==> flow/design.v <==
module D_ff8bit (
	input logic clk,EN,rst,
	input logic [7:0] d,
	output logic [7:0] q);
always_ff @(negedge rst or posedge clk) begin 
if (!rst) 
  	q <= 0;
 else	if (!EN)
	q <= d;
end 
endmodule 
module bit8mux (
			input logic I0,I1,I2,I3,I4,I5,I6,I7,
			input logic [2:0] sel,
			output logic f);
always @* begin 
case (sel)  
		3'b000: f = I0;
		3'b001: f = I1;
		3'b010: f = I2;
		3'b011: f = I3;
		3'b100: f = I4;
		3'b101: f = I5;
		3'b110: f = I6;
		3'b111: f = I7;
endcase 
end 
endmodule
module ex1 (
	input logic [2:0] expA,expB,
	output logic [3:0] expdiff,
	output logic [2:0] finalexp);
subexp subexp01 (
						.a(expA),
						.b(expB),
						.cin(1'b1),
						.result (expdiff));
always @* begin 
if (expdiff[3] == 0 ) 
			finalexp = expA;
else
			finalexp = expB;
end 
endmodule
module ex2 (
			input logic [2:0] expA,expB,
			input logic [3:0] fractA, fractB,
			output logic [3:0] biggerfract,smallerfract);
			logic [3:0] expdiff;
		logic [4:0] fractdiff;
ex1 lab3 ( 
				.expA(expA),
				.expB(expB),
				.expdiff(expdiff));
subfract lab31 (
				.fractA(fractA),
				.fractB(fractB),
				.cin(1'b1),
				.result(fractdiff));
always @* begin 
	if (expdiff == 0) begin 
		if (fractdiff[4] == 0) begin 	
		biggerfract = fractA;
		smallerfract = fractB;
		end 
		else begin
		biggerfract = fractB;
		smallerfract = fractA;
		end 
		end 
	else if (expdiff[3] == 0) begin	
			biggerfract = fractA;
			smallerfract = fractB;
			end
			else begin
			biggerfract = fractB;
			smallerfract = fractA;
			end
			end 
			endmodule
module ex3 (
	input logic [2:0] expA,expB,
	input logic [3:0] fractA,fractB,
	output logic [6:0] shifted_fract);
	logic [3:0] smallerfract;
	logic [3:0] expdiff;
	logic [3:0] count;
ex2 lab32 (
				.expA(expA),
				.expB(expB),
				.fractA(fractA),
				.fractB(fractB),
				.smallerfract(smallerfract));
ex1 lab3 ( 
				.expA(expA),
				.expB(expB),
				.expdiff(expdiff));
always @* begin 
	if (expdiff[3] == 0) 
		count = expdiff;
	else 
		count = -expdiff;
end 
bit8mux shift1 (.I0(1'b1),						.I1(1'b0),							.I2(1'b0),						.I3(1'b0),						.I4(1'b0),					.I5(1'b0),						.I6(1'b0),		.I7(1'b0),						.sel(count[2:0]),.f(shifted_fract[6]));
bit8mux shift2 (.I0(smallerfract[3]),		.I1(1'b1),							.I2(1'b0),						.I3(1'b0),						.I4(1'b0),					.I5(1'b0),						.I6(1'b0),		.I7(1'b0),						.sel(count[2:0]),.f(shifted_fract[5]));
bit8mux shift3 (.I0(smallerfract[2]),		.I1(smallerfract[3]),			.I2(1'b1),						.I3(1'b0),						.I4(1'b0),					.I5(1'b0),						.I6(1'b0),		.I7(1'b0),						.sel(count[2:0]),.f(shifted_fract[4]));
bit8mux shift4 (.I0(smallerfract[1]),		.I1(smallerfract[2]),			.I2(smallerfract[3]),		.I3(1'b1),						.I4(1'b0),					.I5(1'b0),						.I6(1'b0),		.I7(1'b0),						.sel(count[2:0]),.f(shifted_fract[3]));
bit8mux shift5 (.I0(smallerfract[0]),		.I1(smallerfract[1]),			.I2(smallerfract[2]),		.I3(smallerfract[3]),		.I4(1'b1),					.I5(1'b0),						.I6(1'b0),		.I7(1'b0),						.sel(count[2:0]),.f(shifted_fract[2]));
bit8mux shift6 (.I0(1'b0),						.I1(smallerfract[0]),			.I2(smallerfract[1]),		.I3(smallerfract[2]),		.I4(smallerfract[3]),	.I5(1'b1),						.I6(1'b0),		.I7(1'b0),						.sel(count[2:0]),.f(shifted_fract[1]));
bit8mux shift7 (.I0(1'b0),						.I1(1'b0),							.I2(smallerfract[0]),		.I3(smallerfract[1]),		.I4(smallerfract[2]),	.I5(smallerfract[3]),		.I6(1'b1),		.I7(1'b0),						.sel(count[2:0]),.f(shifted_fract[0]));
endmodule 
module ex5 (
		input logic cin,
		input logic [2:0] expA,expB,
		input logic [3:0] fractA,fractB,
		output logic [3:0] resultfract,
		output logic [2:0] resultexp,
		input logic signA, signB,
		output logic result_sign,
		output logic [7:0] shifted_manista);
logic [6:0] shifted_fract,biggerfract;
logic [7:0] tempfract;
logic [3:0]	temp;
logic [2:0] biggerexp,count;
ex3 lab33 ( 
				.expA(expA),
				.expB(expB),
				.fractA(fractA),
				.fractB(fractB),
				.shifted_fract(shifted_fract));
ex2 lab34 (
				.expA(expA),
				.expB(expB),
				.fractA(fractA),
				.fractB(fractB),
				.biggerfract(temp));
assign biggerfract = {1'b1,temp,2'b00};
submanista submanista11 (
									.manistaA(biggerfract),
									.manistaB(shifted_fract),
									.cin(cin ^ signA ^ signB),
									.result(tempfract));
ex1 finalexp1 (
					.expA(expA),
					.expB(expB),	
					.finalexp(biggerexp));
bit8mux shift11 (.I0(tempfract[6]),		.I1(tempfract[5]),			.I2(tempfract[4]),			.I3(tempfract[3]),		.I4(tempfract[2]),	.I5(tempfract[1]),	.I6(tempfract[0]),	.I7(tempfract[7]),				.sel(count[2:0]),	.f(shifted_manista[7]));
bit8mux shift12 (.I0(tempfract[5]),		.I1(tempfract[4]),			.I2(tempfract[3]),			.I3(tempfract[2]),		.I4(tempfract[1]),	.I5(tempfract[0]),	.I6(1'b0),				.I7(tempfract[6]),				.sel(count[2:0]),	.f(shifted_manista[6]));
bit8mux shift13 (.I0(tempfract[4]),		.I1(tempfract[3]),			.I2(tempfract[2]),			.I3(tempfract[1]),		.I4(tempfract[0]),	.I5(1'b0),				.I6(1'b0),				.I7(tempfract[5]),				.sel(count[2:0]),	.f(shifted_manista[5]));
bit8mux shift14 (.I0(tempfract[3]),		.I1(tempfract[2]),			.I2(tempfract[1]),			.I3(tempfract[0]),		.I4(1'b0),				.I5(1'b0),				.I6(1'b0),				.I7(tempfract[4]),				.sel(count[2:0]),	.f(shifted_manista[4]));
bit8mux shift15 (.I0(tempfract[2]),		.I1(tempfract[1]),			.I2(tempfract[0]),			.I3(1'b0),					.I4(1'b0),				.I5(1'b0),				.I6(1'b0),				.I7(tempfract[3]),				.sel(count[2:0]),	.f(shifted_manista[3]));
bit8mux shift16 (.I0(tempfract[1]),		.I1(tempfract[0]),			.I2(1'b0),						.I3(1'b0),					.I4(1'b0),				.I5(1'b0),				.I6(1'b0),				.I7(tempfract[2]),				.sel(count[2:0]),	.f(shifted_manista[2]));
bit8mux shift17 (.I0(tempfract[0]),		.I1(1'b0),						.I2(1'b0),						.I3(1'b0),					.I4(1'b0),				.I5(1'b0),				.I6(1'b0),				.I7(tempfract[1]),				.sel(count[2:0]),	.f(shifted_manista[1]));
bit8mux shift18 (.I0(1'b0),				.I1(1'b0),						.I2(1'b0),						.I3(1'b0),					.I4(1'b0),				.I5(1'b0),				.I6(1'b0),				.I7(tempfract[0]),				.sel(count[2:0]),	.f(shifted_manista[0]));
always_comb begin  
	case (count)
		3'b111 : resultexp = biggerexp + 1;
		default : resultexp = biggerexp - count;
	endcase 
end 
assign resultfract = shifted_manista[6:3];
assign count[2] = (~tempfract[6] & ~tempfract[5] & ~tempfract[4] & ~tempfract[3] & tempfract[0]) | (~tempfract[6] & ~tempfract[5] & ~tempfract[4] & ~tempfract[3] & tempfract[1]) | (~tempfract[6] & ~tempfract[5] & ~tempfract[4] & ~tempfract[3] & tempfract[2]) | (tempfract[7]);
assign count[1] = (~tempfract[6] & ~tempfract[5] & tempfract[3]) | (~tempfract[6] & ~tempfract[5] & tempfract[4]) | (tempfract[7]);
assign count[0] = (~tempfract[6] & ~tempfract[4] & ~tempfract[2] & tempfract[1]) | (~tempfract[6] & ~tempfract[4] & tempfract[3]) | (~tempfract[6] & tempfract[5]) | (tempfract[7]);
always_comb begin 
	if (temp == fractA)
		result_sign = signA;
	else 
		result_sign = signB ^ cin;
end
endmodule 
module subexp ( 
					input logic [2:0] a,b,
					input logic cin,
					output logic [3:0] result);
	logic [2:0] cout;			
adder subexp1 ( 
					.a(a[0]),
					.b(b[0] ^ cin),
					.cin(cin),
					.sum(result[0]),
					.cout(cout[0]));
adder subexp2 ( 
					.a(a[1]),
					.b(b[1] ^ cin),
					.cin(cout[0]),
					.sum(result[1]),
					.cout(cout[1]));
adder subexp3 ( 
					.a(a[2]),
					.b(b[2] ^ cin),
					.cin(cout[1]),
					.sum(result[2]),
					.cout(cout[2]));
adder subexp4 ( 
					.a(0),
					.b(cin),
					.cin(cout[2]),
					.sum(result[3]));
endmodule 			
module adder ( 
		input logic a, b, cin,
		output logic cout, sum);
		assign cout = (a & b)  | ((a ^ b ) & cin);
		assign sum = a ^ b ^ cin;
endmodule 
module subfract (
	input logic [3:0] fractA,fractB,
	input logic cin,
	output logic [4:0] result);
	logic [3:0] cout;
adder subfract1 (
						.a(fractA[0]),
						.b(fractB[0] ^ cin),
						.cin(cin),
						.cout(cout[0]),
						.sum(result[0]));
adder subfract2 (
						.a(fractA[1]),
						.b(fractB[1] ^ cin),
						.cin(cout[0]),
						.cout(cout[1]),
						.sum(result[1]));
adder subfract3 (
						.a(fractA[2]),
						.b(fractB[2] ^ cin),
						.cin(cout[1]),
						.cout(cout[2]),
						.sum(result[2]));
adder subfract4 (
						.a(fractA[3]),
						.b(fractB[3] ^ cin),
						.cin(cout[2]),
						.cout(cout[3]),
						.sum(result[3]));
adder subfract5 (
						.a(1'b0),
						.b(cin),
						.cin(cout[3]),
						.sum(result[4]));
endmodule 
module submanista (
	input logic [6:0] manistaA,manistaB,
	input logic cin,
	output logic [7:0] result);
	logic [6:0] cout;
adder submanista1 (
						.a(manistaA[0]),
						.b(manistaB[0] ^ cin),
						.cin(cin),
						.cout(cout[0]),
						.sum(result[0]));
adder submanista2 (
						.a(manistaA[1]),
						.b(manistaB[1] ^ cin),
						.cin(cout[0]),
						.cout(cout[1]),
						.sum(result[1]));
adder submanista3 (
						.a(manistaA[2]),
						.b(manistaB[2] ^ cin),
						.cin(cout[1]),
						.cout(cout[2]),
						.sum(result[2]));
adder submanista4 (
						.a(manistaA[3]),
						.b(manistaB[3] ^ cin),
						.cin(cout[2]),
						.cout(cout[3]),
						.sum(result[3]));
adder submanista5 (
						.a(manistaA[4]),
						.b(manistaB[4] ^ cin),
						.cin(cout[3]),
						.cout(cout[4]),
						.sum(result[4]));
adder submanista6 (
						.a(manistaA[5]),
						.b(manistaB[5] ^ cin),
						.cin(cout[4]),
						.cout(cout[5]),
						.sum(result[5]));
adder submanista7 (
						.a(manistaA[6]),
						.b(manistaB[6] ^ cin),
						.cin(cout[5]),
						.cout(cout[6]),
						.sum(result[6]));
adder submanista8 (
						.a(0),
						.b(cin),
						.cin(cout[6]),
						.sum(result[7]));
endmodule 
module wrapper (
	input logic [9:0] SW,
	output logic [7:0] LEDR,
	input logic [3:0] KEY,
	input logic CLOCK_50);
logic [7:0] tempA,tempB,tempA_ff;	
	D_ff8bit A (
					.clk(CLOCK_50),
					.d(SW[7:0]),
					.rst(KEY[2]),
					.EN (KEY[0]),
					.q(tempA));
	D_ff8bit B (
					.clk(CLOCK_50),
					.d(SW[7:0]),
					.rst(KEY[2]),
					.EN (KEY[1]),
					.q(tempB));
	D_ff8bit A_ff (
					.clk(CLOCK_50),
					.d(tempA),
					.rst(KEY[2]),
					.EN (KEY[1]),
					.q(tempA_ff));
ex5 finalform (
					.cin(SW[8]),
					.expA(tempA_ff[6:4]),
					.expB(tempB[6:4]),
					.fractA(tempA_ff[3:0]),
					.fractB(tempB[3:0]),
					.signA(tempA_ff[7]),
					.signB(tempB[7]),
					.result_sign(LEDR[7]),
					.resultexp(LEDR[6:4]),
					.resultfract(LEDR[3:0]));
endmodule
# From RTL to reports: wrapper
# What the tools print for wrapper, step after step.
# Lines are those of the file above, counted from 1.
# Operators carry their Yosys type and port widths (W data, S select, Z words).
# The mark n/a stands for no value.
# setup
top	wrapper
clock	CLOCK_50
lib	sky130hd
corner	tt_025C_1v80

# Word-level counts
# Yosys after proc, flatten, opt, wreduce and memory -nomap, before mapping. Enables and synchronous resets that opt folds into registers are not counted as muxes. Memory bits, and registers merged into a memory's read port (data or address), are not among the register bits. Print and check cells are not counted. Equal cells are merged and count once.
# bits
regBits	24
inputBits	15
# classes
add_sub_neg	3
equal	15
muxes	21
logic	102
reduce_and_logical	13
# op_table
operator	count
$and A1 B1 Y1	36
$xor A1 B1 Y1	31
$eq A3 B3 Y1 const B	8
$pmux W1 S6	4
$mux W4	6
$or A1 B1 Y1	20
$not A1 Y1	15
$eq A3 B2 Y1 const B	4
$reduce_or A3 Y1	4
$pmux W1 S5	2
$mux W3	3
$reduce_or A4 Y1	2
$pmux W1 S8	1
$reduce_or A7 Y1	1
$pmux W1 S7	1
$eq A3 B1 Y1 const B	2
$logic_not A3 Y1	2
$reduce_or A6 Y1	1
$reduce_or A5 Y1	1
$eq A4 B4 Y1	1
$logic_not A4 Y1	1
$pmux W1 S4	1
$add A3 B1 Y3 const B	1
$sub A3 B3 Y3	1
$neg A3 Y3	1
$pmux W1 S3	1
$reduce_or A2 Y1	1
$pmux W1 S2	1
$mux W1	1

# Depth
# Yosys ltp: most cells in a row. Word level: on the elaborated netlist, between registers, memories and ports. Mapped: between sequential cells and ports; inverters and the memories' decode and read muxes count.
# logic_depth
depth_word	35
abc_area	1
depth_mapped	38
ltp_nobuf	36

# Mapped cells and area
# Source: synth_stat.txt of the flow (Yosys; design flattened, memories mapped). It holds for the ABC_AREA given above (unset counts as 0); a run with the other value may have another netlist.
# synth_totals
mapped_cells	371
yosys_area_um2	2542.4
seqArea_um2	600.6
ff_cells	24
n_buf	14
# by_type
cell	count	type_area_um2
sky130_fd_sc_hd__dfrtp_1	24	600.576
sky130_fd_sc_hd__nand2_1	89	334.07
sky130_fd_sc_hd__nand3_1	47	235.226
sky130_fd_sc_hd__ha_1	17	212.704
sky130_fd_sc_hd__inv_1	49	183.926
sky130_fd_sc_hd__fa_1	7	140.134
sky130_fd_sc_hd__o21ai_0	22	110.106
sky130_fd_sc_hd__nor2_1	24	90.086
sky130_fd_sc_hd__a21oi_1	17	85.082
sky130_fd_sc_hd__nand4_1	9	56.304
sky130_fd_sc_hd__buf_4	7	52.55
sky130_fd_sc_hd__nand2_2	8	50.048
sky130_fd_sc_hd__nand2_4	4	45.043
sky130_fd_sc_hd__xor2_1	5	43.792
sky130_fd_sc_hd__inv_2	6	22.522
sky130_fd_sc_hd__o211ai_1	3	22.522
sky130_fd_sc_hd__nand2_8	1	20.019
sky130_fd_sc_hd__nor2_8	1	20.019
# Not listed: further types 19, cells in them 31.

# Timing after synthesis
# Source: OpenSTA report_checks on the synthesized netlist (no wires, ideal clock, input and output delay 20% of the period each), path of least setup slack; recovery checks are left aside. Register names are those of the netlist, which keeps one name where synthesis merged equal registers.
# synth_path
kind	input port to output port
from	input port SW[8]
to	output port LEDR[3]
tclk_ps	11200
input_delay_ps	2240
launch_ps	2240
t_arrival_ps	6412
required_time_ps	8960
path_slack_ps	2548
path_delay_ps	4172
driving_pins	27
path_buffers	1
period_less_setup_slack_ps	8652
# "path_delay_ps" is the arrival time less input delay plus setup time.
# At an output port there is no setup time.
# "driving_pins": output pins that drive a net of the path, with the launching flip-flop's if there is one; two outputs of one cell count as two.
# "period_less_setup_slack_ps" is the clock period less the worst setup slack; recovery checks do not enter. This is arithmetic on one report: input and output delays are still those of the set period (20% each).
# Between the ends stands the longest chain of elaborated cells between them, by number of cells; it is not shown to be the way that was timed. Of several equally long chains one is given.
# Each line given opens the expression or statement behind the cell; cells for indexed reads and writes are added by Yosys, which also makes memories of some case tables.
# synth_between
path_cell_list	sky130_fd_sc_hd__inv_2 -> sky130_fd_sc_hd__nand2_2 -> sky130_fd_sc_hd__nand2_2 -> sky130_fd_sc_hd__nand2_2 -> sky130_fd_sc_hd__nand2_4 -> sky130_fd_sc_hd__ha_1 -> sky130_fd_sc_hd__ha_1 -> sky130_fd_sc_hd__fa_1 -> sky130_fd_sc_hd__fa_1 -> sky130_fd_sc_hd__fa_1 -> sky130_fd_sc_hd__fa_1 -> sky130_fd_sc_hd__inv_1 -> sky130_fd_sc_hd__nand2_2 -> sky130_fd_sc_hd__nand2_1 -> sky130_fd_sc_hd__nand2_2 -> sky130_fd_sc_hd__a21oi_4 -> sky130_fd_sc_hd__inv_1 -> sky130_fd_sc_hd__o21ai_0 -> sky130_fd_sc_hd__inv_1 -> sky130_fd_sc_hd__ha_1 -> sky130_fd_sc_hd__ha_1 -> sky130_fd_sc_hd__nor4_1 -> sky130_fd_sc_hd__a21oi_1 -> sky130_fd_sc_hd__nand3_1 -> sky130_fd_sc_hd__nor2_1 -> sky130_fd_sc_hd__nor2_1 -> sky130_fd_sc_hd__buf_4
elab_chain_len	24
cells_between	73
cone_classes	eq/ne: 7; mux: 1; logic: 64; reduce/logical: 1
# synth_rtl
element	line_no	source
from (decl)	296	input logic [9:0] SW,
$xor A1 B1 Y1 (2 in a row)	141	.cin(cin ^ signA ^ signB),
$xor A1 B1 Y1	249	.b(manistaB[0] ^ cin),
$and A1 B1 Y1 (3 in a row)	204	assign cout = (a & b) | ((a ^ b ) & cin);
$or A1 B1 Y1	204
$and A1 B1 Y1	204
$or A1 B1 Y1	204
$and A1 B1 Y1	204
(+2 left out)	n/a
$or A1 B1 Y1	204
$xor A1 B1 Y1	205	assign sum = a ^ b ^ cin;
$not A1 Y1	162	assign count[2] = (~tempfract[6] & ~tempfract[5] & ~tempfract[4] & ~tempfract[3] & tempfract[0]) | (~tempfract ...
$and A1 B1 Y1 (4 in a row)	162
$or A1 B1 Y1 (3 in a row)	162
$eq A3 B3 Y1	17	case (sel)
$pmux W1 S8	17
to (decl)	297	output logic [7:0] LEDR,

# Path in the finished layout
# From the final timing report of stored run 1: the path of least setup slack in the routed layout; clock arrival at registers is part of the times.
# The report prints the path's times to 10 ps; the period is as set.
# layout_path
kind	input port to output port
from	input port SW[8]
to	output port LEDR[3]
tclk_ps	13600
input_delay_ps	2720
launch_ps	2720
t_arrival_ps	8710
required_time_ps	10880
path_slack_ps	2170
driving_pins	29
path_buffers	2
# Between the ends stands the longest chain of elaborated cells between them, by number of cells; it is not shown to be the way that was timed. Of several equally long chains one is given.
# layout_between
path_cell_list	sky130_fd_sc_hd__clkdlybuf4s50_1 -> sky130_fd_sc_hd__inv_2 -> sky130_fd_sc_hd__nand2_2 -> sky130_fd_sc_hd__nand2_2 -> sky130_fd_sc_hd__nand2_1 -> sky130_fd_sc_hd__nand2_1 -> sky130_fd_sc_hd__nand3_1 -> sky130_fd_sc_hd__nand2_1 -> sky130_fd_sc_hd__ha_1 -> sky130_fd_sc_hd__fa_1 -> sky130_fd_sc_hd__fa_1 -> sky130_fd_sc_hd__fa_1 -> sky130_fd_sc_hd__fa_1 -> sky130_fd_sc_hd__inv_1 -> sky130_fd_sc_hd__nand2_2 -> sky130_fd_sc_hd__nand2_1 -> sky130_fd_sc_hd__nand2_2 -> sky130_fd_sc_hd__a21oi_4 -> sky130_fd_sc_hd__inv_1 -> sky130_fd_sc_hd__o21ai_0 -> sky130_fd_sc_hd__inv_1 -> sky130_fd_sc_hd__ha_1 -> sky130_fd_sc_hd__ha_1 -> sky130_fd_sc_hd__nor4_1 -> sky130_fd_sc_hd__a21oi_1 -> sky130_fd_sc_hd__nand3_1 -> sky130_fd_sc_hd__nor2_1 -> sky130_fd_sc_hd__nor2_1 -> sky130_fd_sc_hd__clkdlybuf4s50_1
elab_chain_len	24
cells_between	73
cone_classes	eq/ne: 7; mux: 1; logic: 64; reduce/logical: 1
# layout_rtl
element	line_no	source
from (decl)	296	input logic [9:0] SW,
$xor A1 B1 Y1 (2 in a row)	141	.cin(cin ^ signA ^ signB),
$xor A1 B1 Y1	249	.b(manistaB[0] ^ cin),
$and A1 B1 Y1 (3 in a row)	204	assign cout = (a & b) | ((a ^ b ) & cin);
$or A1 B1 Y1	204
$and A1 B1 Y1	204
$or A1 B1 Y1	204
$and A1 B1 Y1	204
(+2 left out)	n/a
$or A1 B1 Y1	204
$xor A1 B1 Y1	205	assign sum = a ^ b ^ cin;
$not A1 Y1	162	assign count[2] = (~tempfract[6] & ~tempfract[5] & ~tempfract[4] & ~tempfract[3] & tempfract[0]) | (~tempfract ...
$and A1 B1 Y1 (4 in a row)	162
$or A1 B1 Y1 (3 in a row)	162
$eq A3 B3 Y1	17	case (sel)
$pmux W1 S8	17
to (decl)	297	output logic [7:0] LEDR,

# wrapper through Yosys and OpenROAD on sky130hd: 2 stored runs, unordered, with their settings and measured results. The constraints put input and output delay at 20% of the set period each and load the outputs with 0.01 pF.
# By "clock_period_reached_ps" is meant the clock period of the run minus its worst setup slack. This is arithmetic on one report: input and output delays are still those of the set period (20% each).
# "worst_path_time_ps" = time allowed to the worst setup path (clock period - input delay - output delay, where it has them) - its slack; a late launch clock adds to it, a late capture clock takes from it.
# "fin_power_mw": no workload was simulated; the value follows from the tool's default switching activity.
# "worst_path_time_ps" is known to 10 ps.
# Settings: n/a = not set for that run.
run name	period_ns	CORE_UTILIZATION	SETUP_SLACK_MARGIN	PLACE_DENSITY_LB_ADDON	CORE_ASPECT_RATIO	CORE_MARGIN	CELL_PAD_IN_SITES_GLOBAL_PLACEMENT	CELL_PAD_IN_SITES_DETAIL_PLACEMENT	TNS_END_PERCENT	ABC_AREA	GPL_ROUTABILITY_DRIVEN	CTS_CLUSTER_SIZE	MAX_ROUTING_LAYER	CAP_MARGIN	SLEW_MARGIN	GPL_TIMING_DRIVEN	MIN_ROUTING_LAYER	final_util_pct	finish.stdcell_area_um2	fin_ws_ps	tns_setup_ps	clock_period_reached_ps	hold_worst_slack_ps	fin_power_mw	worst_path_time_ps	timing.worst_path_kind	synthesis_area_um2	die_um2
stored run 1	13.6	20	-0.97	0.13	1.96	2	1	2	35	1	0	66	met5	20	20	n/a	n/a	23.5	2920.3	2172	0	11428	486	0.8069	5990	input port to output port	2542.4	13681.6
stored run 2	16.2	34	n/a	0.2	n/a	2	0	0	n/a	1	n/a	n/a	n/a	20	10	1	met1	39.4	2860.2	4087	0	12113	492	0.6484	5630	input port to output port	2542.4	8185.7
